==> flow/design.v <==
module TxFIFO (
	PSEL,            
	PWRITE,			 
	PWDATA,			 
	CLEAR_B,		 
	PCLK,			 
	SENT,			 
	TxDATA,			 
	SSPTXINTR,		 
	VALID            
	);
	input PSEL, PWRITE, CLEAR_B, PCLK, SENT;
	input [7:0] PWDATA;
	output [7:0] TxDATA;
	output SSPTXINTR, VALID;	
	reg [1:0] wp;		 
	reg [1:0] rp;		 
	reg [7:0] mcell0, mcell1, mcell2, mcell3;  
	reg flag0, flag1, flag2, flag3;		 
	reg [7:0] TxDATA;
	wire full, empty;	 
	wire wre, rde;       
	assign full = (flag3 && flag2 && flag1 && flag0);
	assign empty = (!flag3 && !flag2 && !flag1 && !flag0);
	assign SSPTXINTR = full;
	assign wre = (PSEL && PWRITE && !full);
	assign rde = (SENT && VALID);
	assign VALID = !empty;
	always @ (posedge PCLK)			 
	begin	
		if (CLEAR_B == 0)			  	 
		begin
			wp <= 2'b00;
			mcell0 <= 'bx;
			mcell1 <= 'bx;
			mcell2 <= 'bx;
			mcell3 <= 'bx;			
		end
		else if (wre)           	 
			begin
				case (wp)
				2'b00: 
					begin
					mcell0 <= PWDATA;
					wp <= (wp + 1);
					end
				2'b01: 
					begin
					mcell1 <= PWDATA;
					wp <= (wp + 1);
					end
				2'b10: 
					begin
					mcell2 <= PWDATA;
					wp <= (wp + 1);
					end
				2'b11: 
					begin
					mcell3 <= PWDATA;
					wp <= 0;
					end
				endcase
			end				
	end				
	always @ (posedge PCLK)        
	begin
	if (CLEAR_B == 0)
		begin
			rp <= 2'b00;
			TxDATA <= 'bx;
		end
		else if (rde)
		begin
			case (rp)
				2'b00: 
					begin
					TxDATA <= mcell0;
					rp <= (rp + 1);
					end
				2'b01: 
					begin
					TxDATA <= mcell1;
					rp <= (rp + 1);
					end
				2'b10: 
					begin
					TxDATA <= mcell2;
					rp <= (rp + 1);
					end
				2'b11: 
					begin
					TxDATA <= mcell3;
					rp <= 0;
					end
			endcase
		end
	end	
	always @ (posedge PCLK)
	begin
	if (CLEAR_B == 0)
	begin
	flag0 <= 0;
	flag1 <= 0;
	flag2 <= 0;
	flag3 <= 0;
	end
	else 
		begin
		if (wre)
		begin
		case (wp)
			2'b00: flag0 <= 1;
			2'b01: flag1 <= 1;
			2'b10: flag2 <= 1;
			2'b11: flag3 <= 1;
		endcase
		end
		if (rde)
			begin
			case (rp)
				2'b00: flag0 <= 0;
				2'b01: flag1 <= 0;
				2'b10: flag2 <= 0;
				2'b11: flag3 <= 0;
			endcase
			end
		end
	end	
endmodule
# From RTL to reports: TxFIFO
# Tool output for the design above, in the order of the flow.
# Lines are those of the file above, counted from 1.
# A cell with - has no value.
dict set report design {
  top_module {TxFIFO}
  clock {PCLK}
  library {sky130hd}
  pvt_corner {tt_025C_1v80}
}

# Word level
# Counts by Yosys on the flattened word-level netlist (proc, flatten, opt, wreduce; memories kept). Register bits leave out memories and registers merged into their read ports (data or address). Print and check cells are left out. Cells with the same type and inputs are merged into one.
dict set report op_classes {
  div 0
  cmp 0
  n_reduce_logical 23
  addsub 2
  equal 12
  n_shift 0
  mul 0
  bitwise 0
  muxes 33
}
# operator count
set ops {}
lappend ops {{8-bit two-way mux} 14}
lappend ops {{8-bit case mux with 4-bit select} 1}
lappend ops {{1-bit two-way mux} 16}
lappend ops {{2-bit by 1-bit inequality test with 1-bit output (second input constant)} 6}
lappend ops {{1-bit logical AND} 9}
lappend ops {{2-bit == test (second input constant)} 4}
lappend ops {{2-bit AND reduction} 4}
lappend ops {{2-bit case mux with 2-bit select} 2}
lappend ops {{1-bit logical NOT} 6}
lappend ops {{3-bit OR reduction} 2}
lappend ops {{2-bit by 1-bit adder with 2-bit output (second input constant)} 2}
lappend ops {{2-bit by 1-bit == test with 1-bit output (second input constant)} 2}
lappend ops {{2-bit logical NOT} 2}
dict set report bits {
  latchBits 0
  wordCells 81
  rom_bits 0
  memories 0
  ff_bits 48
  inputBits 13
  output_inout_bits 10
  ramBits 0
  clocked_rd_ports_x_width 0
}

# Depth
# Longest topological path by Yosys (ltp), each cell counted once; first at word level (registers and memories cut), then after technology mapping (sequential cells cut; the memories' decode and read muxes count).
dict set report depth {
  word_depth 8
  abc_area 0
  mapped_depth 5
}

# Mapped cells and area
# Source: synth_stat.txt of the flow (Yosys; design flattened, memories mapped). It holds for the ABC_AREA given above (unset counts as 0); a run with the other value may have another netlist.
dict set report synth_totals {
  ffs 48
  buffers 6
  seq_area_um2 1361.3
  yosys_area_um2 1903.1
  cells 123
}
# type count area_total_um2
set by_type {}
lappend by_type {sky130_fd_sc_hd__edfxtp_1 40 1.2E+03}
lappend by_type {sky130_fd_sc_hd__dfxtp_1 8 160.154}
lappend by_type {sky130_fd_sc_hd__ha_1 8 100.096}
lappend by_type {sky130_fd_sc_hd__mux2i_1 10 100.096}
lappend by_type {sky130_fd_sc_hd__a222oi_1 8 80.077}
lappend by_type {sky130_fd_sc_hd__inv_1 17 63.811}
lappend by_type {sky130_fd_sc_hd__a211oi_1 3 22.522}
lappend by_type {sky130_fd_sc_hd__nand3_1 4 20.019}
lappend by_type {sky130_fd_sc_hd__o21ai_0 4 20.019}
lappend by_type {sky130_fd_sc_hd__a31oi_1 3 18.768}
lappend by_type {sky130_fd_sc_hd__a221oi_2 1 15.014}
lappend by_type {sky130_fd_sc_hd__clkbuf_1 4 15.014}
lappend by_type {sky130_fd_sc_hd__o31ai_1 2 15.014}
lappend by_type {sky130_fd_sc_hd__buf_6 1 11.261}
lappend by_type {sky130_fd_sc_hd__nand2_1 3 11.261}
lappend by_type {sky130_fd_sc_hd__o41a_1 1 11.261}
lappend by_type {sky130_fd_sc_hd__and4_1 1 8.758}
lappend by_type {sky130_fd_sc_hd__nand3b_1 1 7.507}
# Not listed: further types 4, cells in them 4.

# Timing after synthesis
# Source: OpenSTA report_checks on the synthesized netlist (no wires, ideal clock, input and output delay 20% of the period each), path of least setup slack; recovery checks are left aside. Register names are those of the netlist, which keeps one name where synthesis merged equal registers.
dict set report synth_path {
  path_kind {register -> register}
  from {register flag0}
  to {register mcell1[0]}
  stages 4
  tclk_ns 2.71
  path_buffers 0
  required_ns 2.326
  path_delay_ns 1.846
  slack_ns 0.864
  arrival_ns 1.462
  synth_period_reached_ns 1.846
}
# "path_delay_ns" is the arrival time less input delay plus setup time.
# "stages": output pins that drive a net of the path, with the launching flip-flop's if there is one; two outputs of one cell count as two.
# "synth_period_reached_ns" is the clock period less the worst setup slack; recovery checks do not enter. This is arithmetic on one report: input and output delays are still those of the set period (20% each).
# The rows between start and end are the longest chain of elaborated cells between them; the timing report does not say that the signal goes this way. Where chains are equally long, one stands for them.
# A line is the first line of the expression or statement that the cell stems from. Yosys adds cells for indexed reads and writes and turns some case tables into memories.
# At most two assigning lines are given for a register; there are more.
# Only ways into the end's enable, where the timed path ends, are counted here.
dict set report synth_between {
  path_cell_list {sky130_fd_sc_hd__dfxtp_1 -> sky130_fd_sc_hd__and4_1 -> sky130_fd_sc_hd__nand3b_1 -> sky130_fd_sc_hd__o21ai_0}
  elab_chain_cells 5
  cells_between 5
  cone_lines 2
  classes_between {eq/ne: 1; reduce/logical: 4}
}
# element line_no
set synth_lines {}
lappend synth_lines {{start, declared} 19} ;# reg flag0, flag1, flag2, flag3;
lappend synth_lines {{start, assigned} 102} ;# flag0 <= 0;
lappend synth_lines {{start, assigned} 112} ;# 2'b00: flag0 <= 1;
lappend synth_lines {{1-bit logical AND} 23} ;# assign full = (flag3 && flag2 && flag1 && flag0);
lappend synth_lines {{1-bit logical NOT} 26} ;# assign wre = (PSEL && PWRITE && !full);
lappend synth_lines {{1-bit logical AND} 26}
lappend synth_lines {{2-bit by 1-bit inequality test with 1-bit output} -}
lappend synth_lines {{2-bit AND reduction} -}
lappend synth_lines {{end, assigned} 35} ;# mcell1 <= 'bx;
lappend synth_lines {{end, assigned} 49} ;# mcell1 <= PWDATA;
lappend synth_lines {{end, declared} 18} ;# reg [7:0] mcell0, mcell1, mcell2, mcell3;

# Path in the finished layout
# Path of least setup slack in the final report of flow run 1 (OpenROAD, finished layout, wires in). Where an end is a register, its clock arrival counts in the times.
dict set report layout_path {
  path_kind {register -> output}
  from {register flag2}
  to {output VALID}
  output_delay_ns 0.79
  stages 3
  tclk_ns 3.96
  arrival_ns 1.63
  slack_ns 1.54
  required_ns 3.17
  path_buffers 1
}
# The rows between start and end are the longest chain of elaborated cells between them; the timing report does not say that the signal goes this way. Where chains are equally long, one stands for them.
# At most two assigning lines are given for a register; there are more.
dict set report layout_between {
  path_cell_list {sky130_fd_sc_hd__dfxtp_1 -> sky130_fd_sc_hd__or4_1 -> sky130_fd_sc_hd__clkdlybuf4s50_1}
  elab_chain_cells 5
  cells_between 5
  cone_lines 2
  classes_between {reduce/logical: 5}
}
# element line_no
set layout_lines {}
lappend layout_lines {{start, declared} 19} ;# reg flag0, flag1, flag2, flag3;
lappend layout_lines {{start, assigned} 104} ;# flag2 <= 0;
lappend layout_lines {{start, assigned} 114} ;# 2'b10: flag2 <= 1;
lappend layout_lines {{1-bit logical NOT} 24} ;# assign empty = (!flag3 && !flag2 && !flag1 && !flag0);
lappend layout_lines {{1-bit logical AND x3} 24}
lappend layout_lines {{1-bit logical NOT} 28} ;# assign VALID = !empty;
lappend layout_lines {{end, declared} 15} ;# output SSPTXINTR, VALID;

; Measured data: module TxFIFO, platform sky130hd, 2 stored runs of the flow under differing settings, order arbitrary. Input and output delays are each 20% of the period that was set; the output load is 0.01 pF.
; By "timing.achieved_period_ns" is meant the clock period of the run minus its worst setup slack. This is arithmetic on one report: input and output delays are still those of the set period (20% each).
; "worst_path_time_ns": the worst setup path's part of the clock period (all of it between registers, 20% less for each end at a port) less its slack. A launch clock that arrives late makes it longer, a capture clock that arrives late makes it shorter.
; By "design_power_uw" is meant OpenSTA's value without simulated activity: inputs other than the clock are taken to toggle once in ten clock periods, and the tool carries that through the logic.

[flow run 1: settings]
period_ns = 3.96
CORE_UTILIZATION = 61
SETUP_SLACK_MARGIN = -0.23
PLACE_DENSITY_LB_ADDON = 0.18
CORE_ASPECT_RATIO = 1.6
CELL_PAD_IN_SITES_GLOBAL_PLACEMENT = 1
TNS_END_PERCENT = 65
GPL_TIMING_DRIVEN = 0
CAP_MARGIN = 15
SLEW_MARGIN = 30
MIN_ROUTING_LAYER = met1
CORE_MARGIN = 2
[flow run 1: results]
timing.achieved_period_ns = 2.417
ws_setup_ns = 1.543
fin_util_pct = 75.8
design_power_uw = 960.6
synthArea_um2 = 1903.1
setupTns_ns = 0.000
finalCellArea_um2 = 2253.4
hold_ws_ns = 0.502
design_die_area_um2 = 3594.8
worst_path_time_ns = 1.63
path_kind = register -> output

[flow run 2: settings]
period_ns = 3.85
CORE_UTILIZATION = 59
SETUP_SLACK_MARGIN = 0.53
PLACE_DENSITY = 0.84
CORE_MARGIN = 7
CELL_PAD_IN_SITES_DETAIL_PLACEMENT = 2
CTS_CLUSTER_SIZE = 48
CAP_MARGIN = 15
MIN_ROUTING_LAYER = met1
SLEW_MARGIN = 20
[flow run 2: results]
outcome = stopped before the end: placement reported DPL-0033
